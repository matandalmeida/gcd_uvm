==> flow/design.v <==
module mdc
(
  input logic        clk_i,
  input logic        rstn_i,
  input logic        enb_i,
  input logic  [7:0] dtx_i,
  input logic  [7:0] dty_i,
  output logic [7:0] dt_o,
  output logic       busy_o
);
  logic              operation;
  mdc_ctrl mc
  (
    .clk_i           (clk_i    ),
    .rstn_i          (rstn_i   ),
    .enb_i           (enb_i    ),
    .operation_i     (operation),
    .busy_o          (busy_o   )
  );
  mdc_proc mp
  ( 
    .clk_i           (clk_i    ),
    .rstn_i          (rstn_i   ),
    .enb_i           (enb_i    ),
    .dtx_i           (dtx_i    ),
    .dty_i           (dty_i    ),
    .busy_i          (busy_o   ),
    .operation_o     (operation),
    .dt_o            (dt_o     )
  );
endmodule
module mdc_ctrl
(
  input  logic       clk_i,
  input  logic       rstn_i,
  input  logic       enb_i,
  input  logic       operation_i,
  output logic       busy_o
);
  enum
  {
    RESET,
    IDLE,
    OPERATION
  } state, next_state;
  always_ff @(posedge clk_i, negedge rstn_i)
  begin
    if (!rstn_i)
    begin
      state <= RESET;
    end
    else
    begin
      if (enb_i)
      begin
        state  <= next_state;
      end
      else
      begin
        state  <= state;
      end
    end
  end
  always_comb
  begin
    case (state)
      RESET:
      begin
        next_state = IDLE;
      end
      IDLE:
      begin
        next_state = OPERATION;
      end
      OPERATION:
      begin
        if (operation_i == 1'b1)
        begin
          next_state = OPERATION;
        end
        else
        begin
          next_state = IDLE;
        end
      end
      default:
      begin
        next_state = IDLE;
      end
    endcase
  end
  assign busy_o  = (state == OPERATION);
endmodule
module mdc_proc
(
  input logic        clk_i,
  input logic        rstn_i,
  input logic        enb_i,
  input logic [7:0]  dtx_i,
  input logic [7:0]  dty_i,
  input logic        busy_i,
  output logic       operation_o,
  output logic [7:0] dt_o
);
  logic [15:0] xy;
  logic [15:0] next_xy;
  logic [7:0]  next_dt_o;
  always_ff @(posedge clk_i, negedge rstn_i)
  begin
    if (!rstn_i)
    begin
      xy   <= 16'd0;
      dt_o <= 8'd0;
    end
    else
    begin
      xy   <= xy;
      dt_o <= dt_o;
      if (enb_i)
      begin
        xy   <= next_xy;
        dt_o <= next_dt_o;
      end
    end
  end
  always_comb
  begin
    operation_o = 1'b0;
    next_xy     = xy;
    next_dt_o   = dt_o;
    if (busy_i)
    begin
      if ((!next_xy[15:8]) || (!next_xy[7:0]))
      begin
        if (next_xy[15:8] > next_xy[7:0])
        begin
          next_dt_o = next_xy[15:8];
        end
        else
        begin
          next_dt_o = next_xy[7:0];
        end
      end
      else if (next_xy[15:8] > next_xy[7:0])
      begin
        operation_o = 1'b1;
        next_xy = {(xy[15:8] - xy[7:0]), xy[7:0]};
      end
      else if (next_xy[15:8] < next_xy[7:0])
      begin
        operation_o = 1'b1;
        next_xy = {xy[15:8], (xy[7:0] - xy[15:8])};
      end
      else
      begin
        next_dt_o = next_xy[15:8];
      end
    end
    else
    begin
      if (enb_i)
      begin
        next_xy = {dtx_i, dty_i};
      end
    end
  end
endmodule
# Tool chain data of mdc
# The steps from the RTL of mdc to its reports follow in flow order.
# Lines are those of the file above, counted from 1.
# Operators: Yosys type, input widths -> output width; for muxes data width and select width s.
# Library cell names are shortened.
# A cell with - has no value.
dict set report setup {
  design {mdc}
  clock_port {clk_i}
  library {sky130hd}
  pvt_corner {tt_025C_1v80}
}

# Word level
# Source: Yosys, flattened and elaborated, memories not mapped. Widths are those after wreduce. Registers that Yosys merges into a memory's read port (data or address) are not register bits. Print and check cells do not count. Equal cells are merged and count once.
dict set report classes {
  n_addsub 2
  cmp 2
  n_eq 8
  muxes 14
  reduce_logical 6
}
# operator count
set op_table {}
lappend op_table {{$pmux 32 s2} 1}
lappend op_table {{$mux 16} 3}
lappend op_table {{$mux 8} 5}
lappend op_table {{$eq 32x1->1 const B} 1}
lappend op_table {{$eq 32x2->1 const B} 1}
lappend op_table {{$sub 8x8->8} 2}
lappend op_table {{$logic_not 8->1} 2}
lappend op_table {{$ne 2x1->1 const B} 4}
lappend op_table {{$reduce_and 4->1} 2}
lappend op_table {{$gt 8x8->1} 1}
lappend op_table {{$lt 8x8->1} 1}
lappend op_table {{$ne 2x2->1 const B} 2}
lappend op_table {{$mux 1} 4}
lappend op_table {{$reduce_and 3->1} 1}
lappend op_table {{$mux 2} 1}
lappend op_table {{$logic_or 1x1->1} 1}
dict set report word_totals {
  ff_bits 56
}

# Logic depth
# Longest topological path by Yosys (ltp), each cell counted once; first at word level (registers and memories cut), then after technology mapping (sequential cells cut; the memories' decode and read muxes count).
dict set report depth {
  depth_word 7
  abc_area 0
  depth_mapped 11
}

# Synthesis result
# Source: synth_stat.txt of the flow (Yosys; design flattened, memories mapped). It holds for the ABC_AREA given above (unset counts as 0); a run with the other value may have another netlist.
# Totals and module areas in this step are rounded.
# cell count
set by_type {}
lappend by_type {dfrtp_1 26}
lappend by_type {ha_1 15}
lappend by_type {a21oi_1 27}
lappend by_type {mux2i_1 9}
lappend by_type {nor2_1 22}
lappend by_type {inv_1 17}
lappend by_type {a22oi_1 8}
lappend by_type {nand2_1 13}
lappend by_type {a21o_1 6}
lappend by_type {a221oi_1 5}
lappend by_type {fa_1 2}
lappend by_type {xnor2_1 4}
lappend by_type {xor2_1 4}
lappend by_type {a21oi_2 3}
lappend by_type {dfstp_2 1}
lappend by_type {o311ai_0 3}
lappend by_type {buf_2 5}
lappend by_type {o21ai_1 5}
# Other cell types: 28; their cells: 46.
dict set report synth_totals {
  mapped_cells 221
  area_um2 2000
  sequential_area_um2 677
  flip_flops 27
}
# By module: a second synthesis without flattening, with its own total; a netlist apart from the flattened one above.
dict set report unflattened {
  hier_cells 218
  hier_area_um2 2030
}
# Each row is one instance without its submodules.
# mod n_inst cells area_um2 mod_seq_area_um2
set modules {}
lappend modules {mdc_proc 1 208 1920 601}
lappend modules {mdc_ctrl 1 10 115 76.3}
lappend modules {mdc 1 0 0.0 0.0}

# Worst setup path after synthesis
# Path of least setup slack by OpenSTA after synthesis, without wires, with an ideal clock, recovery checks aside; 20% of the period is set as input and as output delay. Where synthesis merged equal registers, the netlist keeps one of their names.
dict set report synth_path {
  path_type {register to register}
  startpoint {register mp.xy[8]}
  endpoint {register mp.xy[12]}
  period_ns 2.75
  setup_time_ns 0.124
  launch_ns 0.000
  arrival_time_ns 2.138
  t_required_ns 2.626
  setup_slack_ns 0.487
  path_delay_ns 2.262
  stages 12
  period_less_setup_slack_ns 2.263
}
# "path_delay_ns" is the arrival time less input delay plus setup time.
# "stages" counts driving pins, that of a launching flip-flop among them; a cell with two outputs on the path counts twice.
# "period_less_setup_slack_ns" is the clock period less the worst setup slack; recovery checks do not enter. This is arithmetic on one report: input and output delays are still those of the set period (20% each).
# The rows between start and end are the longest chain of elaborated cells between them; the timing report does not say that the signal goes this way. Where chains are equally long, one stands for them.
# A line is the first line of the expression or statement that the cell stems from. Yosys adds cells for indexed reads and writes and turns some case tables into memories.
# At most two assigning lines are given for a register; there are more.
dict set report synth_between {
  cell_sequence {dfrtp_1 inv_1 ha_1 inv_1 fa_1 nand3_1 a21oi_1 or2_2 a41o_4 buf_6 nor2_1 a21oi_1}
  elab_chain_cells 4
  cells_between 10
  cone_classes {add/sub (1); compare (1); eq/ne (2); mux (3); reduce/logical (3)}
}
# element line_no
set synth_rtl {}
lappend synth_rtl {{start, declared} 105} ;# logic [15:0] xy;
lappend synth_rtl {{start, assigned} 117} ;# xy   <= xy;
lappend synth_rtl {{start, assigned} 121} ;# xy   <= next_xy;
lappend synth_rtl {{$sub 8x8->8} 147} ;# next_xy = {(xy[15:8] - xy[7:0]), xy[7:0]};
lappend synth_rtl {{$mux 16} 144} ;# else if (next_xy[15:8] > next_xy[7:0])
lappend synth_rtl {{$mux 16} 133} ;# if ((!next_xy[15:8]) || (!next_xy[7:0]))
lappend synth_rtl {{$mux 16} 131} ;# if (busy_i)
lappend synth_rtl {{end, assigned} 117}
lappend synth_rtl {{end, assigned} 121}
lappend synth_rtl {{end, declared} 105}

# Worst path after layout
# From the final timing report of stored run 1: the path of least setup slack in the routed layout; clock arrival at registers is part of the times.
dict set report layout_path {
  path_type {register to register}
  startpoint {register mp.xy[8]}
  endpoint {register mp.dt_o[5]}
  period_ns 2.62
  setup_time_ns 0.12
  launch_ns 0.27
  arrival_time_ns 2.61
  t_required_ns 2.77
  setup_slack_ns 0.16
  stages 11
}
# The rows between start and end are the longest chain of elaborated cells between them; the timing report does not say that the signal goes this way. Where chains are equally long, one stands for them.
# At most two assigning lines are given for a register; there are more.
dict set report layout_between {
  cell_sequence {dfrtp_1 inv_1 ha_1 inv_1 fa_1 nand3_1 a21oi_1 or2_2 a21o_4 mux2i_1 a21oi_1}
  elab_chain_cells 4
  cells_between 11
  cone_classes {compare (2); eq/ne (2); mux (4); reduce/logical (3)}
}
# element line_no
set layout_rtl {}
lappend layout_rtl {{start, declared} 105} ;# logic [15:0] xy;
lappend layout_rtl {{start, assigned} 117} ;# xy   <= xy;
lappend layout_rtl {{start, assigned} 121} ;# xy   <= next_xy;
lappend layout_rtl {{$lt 8x8->1} 149} ;# else if (next_xy[15:8] < next_xy[7:0])
lappend layout_rtl {{$mux 8} 149}
lappend layout_rtl {{$mux 8} 144} ;# else if (next_xy[15:8] > next_xy[7:0])
lappend layout_rtl {{$mux 8} 133} ;# if ((!next_xy[15:8]) || (!next_xy[7:0]))
lappend layout_rtl {{end, assigned} 118} ;# dt_o <= dt_o;
lappend layout_rtl {{end, assigned} 122} ;# dt_o <= next_dt_o;
lappend layout_rtl {{end, declared} 103} ;# output logic [7:0] dt_o

# Measured results for mdc: 2 stored runs of the Yosys and OpenROAD flow on sky130hd. The settings differ; the order carries no meaning. The constraints put input and output delay at 20% of the set period each and load the outputs with 0.01 pF.
# "timing.achieved_period_ns" = clock period - worst setup slack. The figure is calculated, with input and output delays left at 20% of the set period.
# "critical_path_time_ns" is the time allowed to the run's worst setup path (the clock period less input and output delay, where it has them) less its slack. Clock arrival times count: a late capture clock shortens it, a late launch clock lengthens it.
# "final_power_mw" rests on the timing tool's default activity at the inputs, not on a simulated workload.
# Measured values are rounded.
run="stored run 1" settings period_ns=2.62 CORE_UTILIZATION=47 PLACE_DENSITY=0.35 CORE_MARGIN=10 CELL_PAD_IN_SITES_GLOBAL_PLACEMENT=2 GPL_TIMING_DRIVEN=1 CTS_CLUSTER_SIZE=54 SLEW_MARGIN=25 MIN_ROUTING_LAYER="met1" MAX_ROUTING_LAYER="met4" CAP_MARGIN=20
run="stored run 1" results synth_chip_area_um2=2000 timing.achieved_period_ns=2.459 critical_path_time_ns=2.46 worstPathKind="register to register" final_power_mw=1.69 final_setup_ws_ns=0.161 layout_stdcell_area_um2=2430 timing.hold.ws_ns=0.491 die_footprint_um2=7270 post_route_util_frac=0.599 setup_tns_ns=0.000
run="stored run 2" settings period_ns=3.45 CAP_MARGIN=20 CORE_MARGIN=2 CORE_UTILIZATION=40 SLEW_MARGIN=20
run="stored run 2" results synth_chip_area_um2=2000 timing.achieved_period_ns=2.675 critical_path_time_ns=2.67 worstPathKind="register to register" final_power_mw=1.25 final_setup_ws_ns=0.775 layout_stdcell_area_um2=2350 timing.hold.ws_ns=0.491 die_footprint_um2=5590 post_route_util_frac=0.49 setup_tns_ns=0.000
